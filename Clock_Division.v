==> flow/design.v <==
`timescale 1ns / 1ps
module Clock_Division(
    input mClk,
    input Reset,
    output Clk190
    ); 
    reg[18:0] Clk_Div; 
            always@(posedge mClk,posedge Reset)
            begin 
            if(Reset==1)
            Clk_Div=0;
            else
            Clk_Div=Clk_Div+1;
            end 
            assign Clk190=Clk_Div[18];
endmodule
# == Reports on Clock_Division ==
# The steps from the RTL of Clock_Division to its reports follow in flow order.
# Lines are those of the file above, counted from 1.
# A cell with n/a has no value.
# inputs
top_module,Clock_Division
clock,mClk
lib,sky130hd
corner,tt_025C_1v80

# == After elaboration ==
# Yosys after proc, flatten, opt, wreduce and memory -nomap, before mapping. Enables and synchronous resets that opt folds into registers are not counted as muxes. Memory bits, and registers merged into a memory's read port (data or address), are not among the register bits. Print and check cells are not counted. Equal cells are merged and count once.
# bits
regBits,19
in_bits,2
output_inout_bits,1
# classes
add_sub_neg,1
# op_table
operator,n
adder 19 x 1 -> 19 bit (second input constant),1

# == Depth ==
# Longest topological path by Yosys (ltp), each cell counted once; first at word level (registers and memories cut), then after technology mapping (sequential cells cut; the memories' decode and read muxes count).
# logic_depth
depth_word,1
ABC_AREA,0
depth_mapped,5

# == After synthesis ==
# Yosys stat after the flow's synthesis: flattened, memories mapped to cells. It holds for the ABC_AREA given above (unset counts as 0); a run with the other value may have another netlist.
# synth_totals
stdcells,67
synth_area_mm2,0.0008283
ffs,19
buffers,0
# by_type
cell_type,n,area_total_um2
sky130_fd_sc_hd__dfrtp_1,19,475.456
sky130_fd_sc_hd__xnor2_1,11,96.342
sky130_fd_sc_hd__xor2_1,6,52.55
sky130_fd_sc_hd__nand3_1,5,25.024
sky130_fd_sc_hd__nand2_1,6,22.522
sky130_fd_sc_hd__nand4_4,1,21.27
sky130_fd_sc_hd__nor4_4,1,21.27
sky130_fd_sc_hd__nor2_1,4,15.014
sky130_fd_sc_hd__and3_1,2,12.512
sky130_fd_sc_hd__ha_1,1,12.512
sky130_fd_sc_hd__nand4_1,2,12.512
sky130_fd_sc_hd__nand4_2,1,12.512
sky130_fd_sc_hd__nand3_2,1,10.01
sky130_fd_sc_hd__nor3_1,2,10.01
sky130_fd_sc_hd__and4_1,1,8.758
sky130_fd_sc_hd__inv_1,2,7.507
sky130_fd_sc_hd__and2_1,1,6.256
sky130_fd_sc_hd__or2_1,1,6.256

# == Timing after synthesis ==
# Path of least setup slack by OpenSTA after synthesis, without wires, with an ideal clock, recovery checks aside; 20% of the period is set as input and as output delay. Where synthesis merged equal registers, the netlist keeps one of their names.
# synth_timing
path_type,register to register
startpoint,reg Clk_Div[0]
endpoint,reg Clk_Div[18]
period_ns,1.35
setup_time_ns,0.124
arrival_time_ns,1.228
setup_slack_ns,-0.002
delay_ns,1.352
path_stages,6
path_buffers,0
period_less_setup_slack_ns,1.352
# "delay_ns" is the arrival time less input delay plus setup time.
# "path_stages" counts driving pins, that of a launching flip-flop among them; a cell with two outputs on the path counts twice.
# "period_less_setup_slack_ns" is the clock period less the worst setup slack; recovery checks do not enter. This is arithmetic on one report: input and output delays are still those of the set period (20% each).
# The rows between start and end are the longest chain of elaborated cells between them; the timing report does not say that the signal goes this way. Where chains are equally long, one stands for them.
# Each line given opens the expression or statement behind the cell; cells for indexed reads and writes are added by Yosys, which also makes memories of some case tables.
# synth_via
path_cell_list,sky130_fd_sc_hd__dfrtp_1 > sky130_fd_sc_hd__ha_1 > sky130_fd_sc_hd__nand3_2 > sky130_fd_sc_hd__nor4_4 > sky130_fd_sc_hd__nand3_1 > sky130_fd_sc_hd__xnor2_1
elab_chain_cells,1
# synth_rtl
item,line_no,text
start: declaration,7,reg[18:0] Clk_Div;
start: assignment,11,Clk_Div=0;
start: assignment,13,Clk_Div=Clk_Div+1;
adder 19 x 1 -> 19 bit,13,
end: assignment,11,
end: assignment,13,
end: declaration,7,

# == Path in the finished layout ==
# From the final timing report of run 1: the path of least setup slack in the routed layout; clock arrival at registers is part of the times.
# layout_timing
path_type,register to register
startpoint,reg Clk_Div[0]
endpoint,reg Clk_Div[9]
period_ns,1.23
setup_time_ns,0.10
arrival_time_ns,1.49
setup_slack_ns,-0.07
path_stages,6
path_buffers,1
# The rows between start and end are the longest chain of elaborated cells between them; the timing report does not say that the signal goes this way. Where chains are equally long, one stands for them.
# layout_via
path_cell_list,sky130_fd_sc_hd__dfrtp_1 > sky130_fd_sc_hd__buf_4 > sky130_fd_sc_hd__and4_4 > sky130_fd_sc_hd__nand4_1 > sky130_fd_sc_hd__or2_1 > sky130_fd_sc_hd__xnor2_1
elab_chain_cells,1
# layout_rtl
item,line_no,text
start: declaration,7,reg[18:0] Clk_Div;
start: assignment,11,Clk_Div=0;
start: assignment,13,Clk_Div=Clk_Div+1;
adder 19 x 1 -> 19 bit,13,
end: assignment,11,
end: assignment,13,
end: declaration,7,

# Flow measurements of Clock_Division on sky130hd: 2 stored runs with different settings, listed in no order. Input and output delays are each 20% of the period that was set; the output load is 0.01 pF.
# "period_reached_ns" means the clock period less the worst setup slack. The figure is calculated, with input and output delays left at 20% of the set period.
# By "worst_path_ns" is meant the share of the clock period that the worst setup path is allowed (20% is reserved at inputs, 20% at outputs), minus its slack. Clock arrival times at its registers enter into it.
# "total_power_mw": no workload was simulated; the value follows from the tool's default switching activity.
# A setting shown as n/a is not set for that run.
run name,period_ns,CORE_UTILIZATION,SETUP_SLACK_MARGIN,PLACE_DENSITY_LB_ADDON,GPL_ROUTABILITY_DRIVEN,CTS_CLUSTER_SIZE,MAX_ROUTING_LAYER,CAP_MARGIN,CORE_MARGIN,SLEW_MARGIN,CELL_PAD_IN_SITES_DETAIL_PLACEMENT,MIN_ROUTING_LAYER,yosys.chip_area_mm2,total_die_area_mm2,layout_stdcell_area_mm2,layout_utilization_pct,ws_setup_ns,setupTns_ns,total_power_mw,period_reached_ns,worst_path_ns,timing.worst_path_kind
run 1,1.23,32,0.01,0.02,0,26,met5,20,2,20,n/a,n/a,0.0008283,0.0030113,0.0011323,46.1,-0.072,-0.325,0.9592,1.302,1.30,register to register
run 2,2.58,19,n/a,0.28,n/a,n/a,met4,35,8,20,2,met1,0.0008283,0.0067281,0.0009584,22.5,0.890,0.000,0.5160,1.690,1.17,register to output
